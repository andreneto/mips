==> flow/design.v <==
module div(clk, rst, div_start, dividend, divisor, div_end, hi, lo, div_by_zero);
input wire clk, rst, div_start;
input wire signed [31:0] dividend, divisor;
output reg div_end, div_by_zero;
output reg [31:0] hi, lo;
reg signed [63:0] divisor_acc, dividend_acc;
reg signed [31:0] quotient;
reg [4:0] N;
reg do_div, diff_bit;
initial begin
	do_div = 1'b0;
end
always @(posedge clk) begin
	if (rst) begin
		do_div = 1'b0;
	end
	else if (~do_div && div_start) begin
		if (divisor==32'b0) begin  
			div_by_zero <= 1'b1;
		end else begin
			if (divisor[31]!=dividend[31]) begin  
				divisor_acc <=  { {~divisor[31]}, {-divisor[31:0]}, {31{1'b0}} };
				diff_bit<=1'b1;
			end
			else begin  
				divisor_acc <=  { {divisor[31]}, {divisor[31:0]}, {31{1'b0}} };	
				diff_bit<=1'b0;
			end
			dividend_acc <=  { {32{dividend[31]}} , {dividend[31:0]} };
			quotient <= 32'd0;
			do_div <= 1'b1;
			div_end <= 1'b0;
			N = 5'd31;
		end
	end
	else if (do_div) begin
		if (N!=0) begin
			if ( (dividend_acc>=divisor_acc && ~divisor_acc[63]) || (dividend_acc<=divisor_acc && divisor_acc[63]) ) begin
				dividend_acc <= dividend_acc - divisor_acc;
				quotient <= (diff_bit) ? quotient - (32'b1 << N) : quotient + (32'b1 << N);
			end
			divisor_acc <= divisor_acc >>> 1;
			N <= N-1;
		end
		else begin
			if ((dividend_acc>=divisor_acc && ~divisor_acc[63]) || (dividend_acc<=divisor_acc && divisor_acc[63])) begin
				hi <= (dividend_acc[31:0] - divisor_acc[31:0]);
				lo <= (diff_bit) ? quotient - (32'b1 << N) : quotient + (32'b1 << N);
			end
			else begin
				hi <= dividend_acc[31:0];
				lo <= quotient;
			end
			div_end <= 1'b1;
			N = 5'd31;
			do_div = 1'b0;
		end
	end
	else begin
		div_end <= 1'b0;
		div_by_zero <= 1'b0;
	end
end
endmodule
# Reports on div
# The steps from the RTL of div to its reports follow in flow order.
# Line numbers count from 1 in the design file above.
# Cell names lack the library's common part.
# The mark - stands for no value.
# setup
top	div
clock	clk
lib	sky130hd
lib_corner	tt_025C_1v80

# After elaboration
# Source: Yosys, flattened and elaborated, memories not mapped. Widths are those after wreduce. Registers that Yosys merges into a memory's read port (data or address) are not register bits. Print and check cells do not count. Equal cells are merged and count once.
# word_totals
input_bits	67
wordCells	81
reg_bits	233
# classes
shift	1
reduce_logical	16
equal	5
n_addsub	6
cmp	2
bitwise	7
n_mux	33
# op_table
operator	n
2-to-1 mux 64 bit	8
2-to-1 mux 32 bit	7
2-to-1 mux 63 bit	2
subtractor 32 bit	2
subtractor 64 bit	1
greater-or-equal comparator 64 bit	1
less-or-equal comparator 64 bit	1
left shift 1 x 5 -> 32 bit with constant A	1
adder 32 bit	1
negator 32 bit	1
logical NOT 32 bit	1
2-to-1 mux 5 bit	4
AND reduction 3 bit	4
2-to-1 mux 1 bit	12
AND reduction 4 bit	2
NOT 1 bit	7
nonzero test 2 bit	3
subtractor 5 x 1 -> 5 bit with constant B	1
AND reduction 5 bit	1
nonzero test 5 bit	1
!= test 2 x 1 -> 1 bit with constant B	2
logical AND 1 bit	3
!= test 3 bit with constant B	1
!= test 2 bit with constant B	1
!= test 1 bit	1
logical OR 1 bit	1

# Depth
# Depth = most cells in a row (Yosys ltp): at word level without a register or memory, in the mapped netlist without a sequential cell, where the memories' decode and read muxes count.
# depth
ltp_word	7
ABC_AREA	0
ltp_mapped	24
depth_no_buf	22

# Netlist
# Source: synth_stat.txt of the flow (Yosys; design flattened, memories mapped). It holds for the ABC_AREA given above (unset counts as 0); a run with the other value may have another netlist.
# The area totals of this step are shown rounded.
# mapped
ffs	233
synth_area_um2	17000
cells	1844
# types
type	n	area_total_um2
edfxtp_1	232	6.97E+03
ha_1	102	1.28E+03
nand2_1	208	780.749
a21oi_1	153	765.734
o21ai_0	140	700.672
xnor2_1	78	683.155
nor2_1	175	656.88
inv_1	111	416.65
xor2_1	44	385.37
a21o_1	49	367.853
mux2_4	24	360.346
mux2_1	27	304.042
clkbuf_1	66	247.738
nand4_1	38	237.728
and2_1	30	187.68
nand3_1	34	170.163
nor3_1	31	155.149
a31oi_1	23	143.888
# Not listed: further types 70, cells in them 279.

# Worst setup path after synthesis
# Path of least setup slack by OpenSTA after synthesis, without wires, with an ideal clock, recovery checks aside; 20% of the period is set as input and as output delay. Where synthesis merged equal registers, the netlist keeps one of their names.
# synth_path
kind	input to register
startpoint	in divisor[0]
endpoint	reg divisor_acc[0]
arrival_ps	6830
input_delay_ps	1694
path_delay_ps	5685
required_time_ps	7921
clock_period_ps	8470
setup_time_ps	549
launch_ps	1694
setup_slack_ps	1090
stages	11
period_less_setup_slack_ps	7380
# "path_delay_ps" = arrival - input delay + setup time.
# "stages" counts driving pins, that of a launching flip-flop among them; a cell with two outputs on the path counts twice.
# "period_less_setup_slack_ps" is the clock period less the worst setup slack; recovery checks do not enter. This is arithmetic on one report: input and output delays are still those of the set period (20% each).
# Between the ends stands the longest chain of elaborated cells between them, by number of cells; it is not shown to be the way that was timed. Of several equally long chains one is given.
# Each line given opens the expression or statement behind the cell; cells for indexed reads and writes are added by Yosys, which also makes memories of some case tables.
# At most two assigning lines are given for a register; there are more.
# Only ways into the end's enable, where the timed path ends, are counted here.
# synth_via
cell_sequence	inv_1 -> ha_1 -> inv_1 -> or2_1 -> nor2_1 -> nand2_1 -> nor4_4 -> and3_1 -> a21oi_1 -> a21oi_1 -> nor2_1
elab_chain_len	3
cone_cells	3
lines_between	1
classes_between	eq/ne (1); reduce/logical (2)
# synth_lines
item	line	source
start, declared	3	input wire signed [31:0] dividend, divisor;
logical NOT 32 bit	18	if (divisor==32'b0) begin
!= test 2 bit	-
AND reduction 4 bit	-
end, assigned	22	divisor_acc <= { {~divisor[31]}, {-divisor[31:0]}, {31{1'b0}} };
end, assigned	26	divisor_acc <= { {divisor[31]}, {divisor[31:0]}, {31{1'b0}} };
end, declared	6	reg signed [63:0] divisor_acc, dividend_acc;

# div: 2 stored runs of the Yosys and OpenROAD flow on sky130hd. The settings differ; the order carries no meaning. The constraints put input and output delay at 20% of the set period each and load the outputs with 0.01 pF.
# Settings: . = not set for that run.
run	period_ns	CORE_UTILIZATION	PLACE_DENSITY_LB_ADDON	CORE_MARGIN	CELL_PAD_IN_SITES_DETAIL_PLACEMENT	TNS_END_PERCENT	ABC_AREA	GPL_TIMING_DRIVEN	GPL_ROUTABILITY_DRIVEN	MIN_ROUTING_LAYER	MAX_ROUTING_LAYER	CAP_MARGIN	SLEW_MARGIN	SETUP_SLACK_MARGIN	HOLD_SLACK_MARGIN	CELL_PAD_IN_SITES_GLOBAL_PLACEMENT
job 1	9.46	62	0.09	8	1	50	0	1	0	met2	met5	20	20	.	.	.
job 2	6.05	58	.	4	.	.	1	.	0	.	.	20	20	-0.29	-0.09	2
# Job 1: no results, routing failed with GRT-0232
# Job 2: no results, placement failed with GPL-0301
