==> flow/design.v <==
module mult(clk, rst, mult_start, mult_end, A, B, hi, lo);
input wire clk, rst, mult_start;
input wire signed [31:0] A, B;
output reg [31:0] hi, lo;
output reg mult_end;
reg signed [63:0] ADD, SUB, P;
reg [31:0] mult_control;
reg [4:0] N;
reg diff_bit, do_mult;
initial begin
	N <= 5'd0;
	diff_bit <= 0;
	do_mult <= 0;
	mult_end <= 0;
end
always @(posedge clk) begin
	if (rst) begin
		N <= 5'd0;
		P <= 64'd0;
		diff_bit <= 0;
		mult_end <= 1'b0;
	end
	else if (~do_mult && mult_start) begin
		ADD <= { {32{A[31]}}, {A[31:0]} };
		SUB <= { {32{~A[31]}}, {-A[31:0]} };
		mult_control <= B;
		P <=  64'b0;
		do_mult <= 1'b1;
		mult_end <= 1'b0;
	end
	else if (do_mult) begin
		if (N!=5'd31) begin
			if (diff_bit!=mult_control[0]) begin
				if (diff_bit) begin
					P <= P + (ADD<<N);
				end
				else begin
					P <= P + (SUB<<N);
				end
			end
			diff_bit <= mult_control[0];
			mult_control <= mult_control >> 1;
			N <= N + 5'b1;
		end
		else begin
			if (diff_bit!=mult_control[0]) begin
				if (diff_bit) begin
					{hi,lo} <= P + (ADD<<N);
					P <= P + (ADD<<N);
				end
				else begin
					{hi,lo} <= P + (SUB<<N);
					P <= P + (SUB<<N);
				end
			end
			else begin
				{hi,lo} <= P;
			end
			do_mult <= 1'b0;
			diff_bit <= 1'b0;
			mult_end <= 1'b1;
			N <= 5'b0;
		end
	end
	else begin
		mult_end <= 1'b0;
	end
end
endmodule
* From RTL to reports: mult
What the tools print for mult, step after step.
Line numbers count from 1 in the design file above.
A cell with - has no value.
- Design top :: mult
- Clock port :: clk
- Library :: sky130hd
- Timing corner :: tt_025C_1v80

* After elaboration
Source: Yosys, flattened and elaborated, memories not mapped. Widths are those after wreduce. Registers that Yosys merges into a memory's read port (data or address) are not register bits. Print and check cells do not count. Equal cells are merged and count once.
- Register bits after elaboration :: 233
- Bits of input ports :: 67
- Output and inout port bits :: 65
- Cells after elaboration :: 45
- Add/subtract/negate cells :: 4
- Equal/unequal tests :: 2
- Shift-type cells :: 2
- Mux-type cells :: 12
- Bitwise operators :: 5
- Reduce/logical cells :: 10
** Operators with widths (count)
- 32-bit two-way mux :: 7
- 64-bit adder :: 2
- 32-bit by 5-bit left shift with 64-bit output :: 1
- 33-bit by 5-bit left shift with 64-bit output :: 1
- 64-bit two-way mux :: 1
- 32-bit negator :: 1
- 2-bit AND reduction :: 3
- 1-bit inverter :: 5
- 5-bit by 1-bit adder with 5-bit output with constant B :: 1
- 5-bit inequality test with constant B :: 1
- 5-bit two-way mux :: 1
- 2-bit nonzero test :: 2
- 4-bit AND reduction :: 1
- 3-bit AND reduction :: 1
- 3-bit OR reduction :: 1
- 1-bit two-way mux :: 3
- 2-bit OR reduction :: 1
- 1-bit inequality test :: 1
- 1-bit logical AND :: 1

* Depth
Depth = most cells in a row (Yosys ltp): at word level without a register or memory, in the mapped netlist without a sequential cell, where the memories' decode and read muxes count.
- Word-level depth :: 4
- ABC_AREA :: 0
- Mapped depth :: 23
- Gate-level depth less buffers :: 20

* Netlist
Source: synth_stat.txt of the flow (Yosys; design flattened, memories mapped). It holds for the ABC_AREA given above (unset counts as 0); a run with the other value may have another netlist.
** Cells by type
- sky130_fd_sc_hd__edfxtp_1 :: count 161, total area 4.83E+03 µm²
- sky130_fd_sc_hd__dfxtp_1 :: count 71, total area 1.42E+03 µm²
- sky130_fd_sc_hd__nand2_1 :: count 257, total area 964.675 µm²
- sky130_fd_sc_hd__ha_1 :: count 71, total area 888.352 µm²
- sky130_fd_sc_hd__a21oi_1 :: count 147, total area 735.706 µm²
- sky130_fd_sc_hd__mux4_2 :: count 30, total area 675.648 µm²
- sky130_fd_sc_hd__nor2_1 :: count 159, total area 596.822 µm²
- sky130_fd_sc_hd__mux2_2 :: count 50, total area 563.04 µm²
- sky130_fd_sc_hd__o21ai_0 :: count 107, total area 535.514 µm²
- sky130_fd_sc_hd__mux2i_1 :: count 53, total area 530.509 µm²
- sky130_fd_sc_hd__xnor2_1 :: count 45, total area 394.128 µm²
- sky130_fd_sc_hd__xor2_1 :: count 43, total area 376.611 µm²
- sky130_fd_sc_hd__a21o_1 :: count 47, total area 352.838 µm²
- sky130_fd_sc_hd__clkbuf_1 :: count 90, total area 337.824 µm²
- sky130_fd_sc_hd__nand3_1 :: count 42, total area 210.202 µm²
- sky130_fd_sc_hd__and2_1 :: count 26, total area 162.656 µm²
- sky130_fd_sc_hd__nand4_1 :: count 23, total area 143.888 µm²
- sky130_fd_sc_hd__nor3_1 :: count 26, total area 130.125 µm²
Other cell types: 56; their cells: 231.
- Mapped cells :: 1679
- Synthesis area :: 0.0154711 mm²
- Area of sequential cells :: 0.006256 mm²
- Flip-flop cells :: 232

* Worst setup path after synthesis
OpenSTA on the mapped netlist: ideal clock, no wires. The path of least setup slack (recovery checks aside). Input and output delay are each 20% of the period. Register names are those of the netlist, which keeps one name where synthesis merged equal registers.
- Kind :: input to register
- Start :: input mult_start
- End :: register ADD[0]
- Clock period :: 9.16 ns
- External input delay :: 1.832 ns
- Data arrival time :: 4.869 ns
- Path slack :: 3.804 ns
- Delay of the path :: 3.524 ns
- Stages :: 3
- Synthesis period reached :: 5.356 ns
"delay of the path" is the arrival time less input delay plus setup time.
"stages" counts driving pins, that of a launching flip-flop among them; a cell with two outputs on the path counts twice.
"synthesis period reached" is the clock period less the worst setup slack; recovery checks do not enter. This is arithmetic on one report: input and output delays are still those of the set period (20% each).
Between the ends stands the longest chain of elaborated cells between them, by number of cells; it is not shown to be the way that was timed. Of several equally long chains one is given.
Each line given opens the expression or statement behind the cell; cells for indexed reads and writes are added by Yosys, which also makes memories of some case tables.
- Path through :: sky130_fd_sc_hd__nand2_1 sky130_fd_sc_hd__clkbuf_1 sky130_fd_sc_hd__nor2_1
- Cells in the longest elaborated chain :: 2
- Elaborated cells on any way between the ends :: 2
- Classes of those cells :: reduce/logical: 2
** RTL lines, path post-synthesis
- start: declaration :: line 2 : input wire clk, rst, mult_start;
- 1-bit logical AND :: line 23 : else if (~do_mult && mult_start) begin
- 2-bit AND reduction
- end: assignment :: line 24 : ADD <= { {32{A[31]}}, {A[31:0]} };
- end: declaration :: line 6 : reg signed [63:0] ADD, SUB, P;

* Worst path after layout
From the final timing report of entry A: the path of least setup slack in the routed layout; clock arrival at registers is part of the times.
- Kind :: register to register
- Start :: register diff_bit
- End :: register hi[28]
- Clock period :: 4.37 ns
- Data arrival time :: 5.12 ns
- Path slack :: -0.48 ns
- Stages :: 19
Between the ends stands the longest chain of elaborated cells between them, by number of cells; it is not shown to be the way that was timed. Of several equally long chains one is given.
A register here has more assigning lines than the two given.
- Path through :: sky130_fd_sc_hd__dfxtp_4 sky130_fd_sc_hd__buf_16 sky130_fd_sc_hd__mux4_2 sky130_fd_sc_hd__mux2i_2 sky130_fd_sc_hd__buf_4 sky130_fd_sc_hd__mux2_4 sky130_fd_sc_hd__mux2_4 sky130_fd_sc_hd__nor2_1 sky130_fd_sc_hd__ha_1 sky130_fd_sc_hd__and3_4 sky130_fd_sc_hd__nand4_1 sky130_fd_sc_hd__o211a_1 sky130_fd_sc_hd__or3_4 sky130_fd_sc_hd__a311o_1 sky130_fd_sc_hd__a2111o_1 sky130_fd_sc_hd__a41oi_2 sky130_fd_sc_hd__a41oi_2 sky130_fd_sc_hd__xor2_1 sky130_fd_sc_hd__o21ai_1
- Cells in the longest elaborated chain :: 2
- Elaborated cells on any way between the ends :: 3
- Classes of those cells :: eq/ne: 1; mux: 2
** RTL lines, path post-layout
- start: declaration :: line 9 : reg diff_bit, do_mult;
- start: assignment :: line 20 : diff_bit <= 0;
- start: assignment :: line 41 : diff_bit <= mult_control[0];
- 32-bit two-way mux :: line 47 : if (diff_bit) begin
- 32-bit two-way mux :: line 46 : if (diff_bit!=mult_control[0]) begin
- end: declaration :: line 4 : output reg [31:0] hi, lo;

==> runs of mult <==
Flow measurements of mult on sky130hd: 2 stored runs with different settings, listed in no order. Input and output delays are each 20% of the period that was set; the output load is 0.01 pF.
"period reached": clock period set for the run, less the worst setup slack. It is reckoned from that one timing run; input and output delays stay at 20% of the period that was set.
"total power of the final layout" rests on the timing tool's default activity at the inputs, not on a simulated workload.

** Entry A
- Settings :: period_ns=4.37; CAP_MARGIN=20; CORE_MARGIN=2; CORE_UTILIZATION=40; SLEW_MARGIN=20
- Mapped cell area after synthesis :: 0.0154711 mm²
- Full die area :: 0.0402664 mm²
- Sum of negative setup slack :: -9.817 ns
- Worst setup slack after layout :: -0.483 ns
- Period reached :: 4.853 ns
- Standard-cell area after layout :: 0.0218322 mm²
- Total power of the final layout :: 0.007449 W

** Entry B
- Settings :: period_ns=4.14; CORE_UTILIZATION=46; SETUP_SLACK_MARGIN=0.41; PLACE_DENSITY_LB_ADDON=0.12; CELL_PAD_IN_SITES_GLOBAL_PLACEMENT=1; ABC_AREA=1; GPL_ROUTABILITY_DRIVEN=0; CTS_CLUSTER_DIAMETER=357; CAP_MARGIN=5; SLEW_MARGIN=0; CORE_MARGIN=2
- Mapped cell area after synthesis :: 0.0181562 mm²
- Full die area :: 0.0410751 mm²
- Sum of negative setup slack :: 0.000 ns
- Worst setup slack after layout :: 0.544 ns
- Period reached :: 3.596 ns
- Standard-cell area after layout :: 0.0225329 mm²
- Total power of the final layout :: 0.008182 W
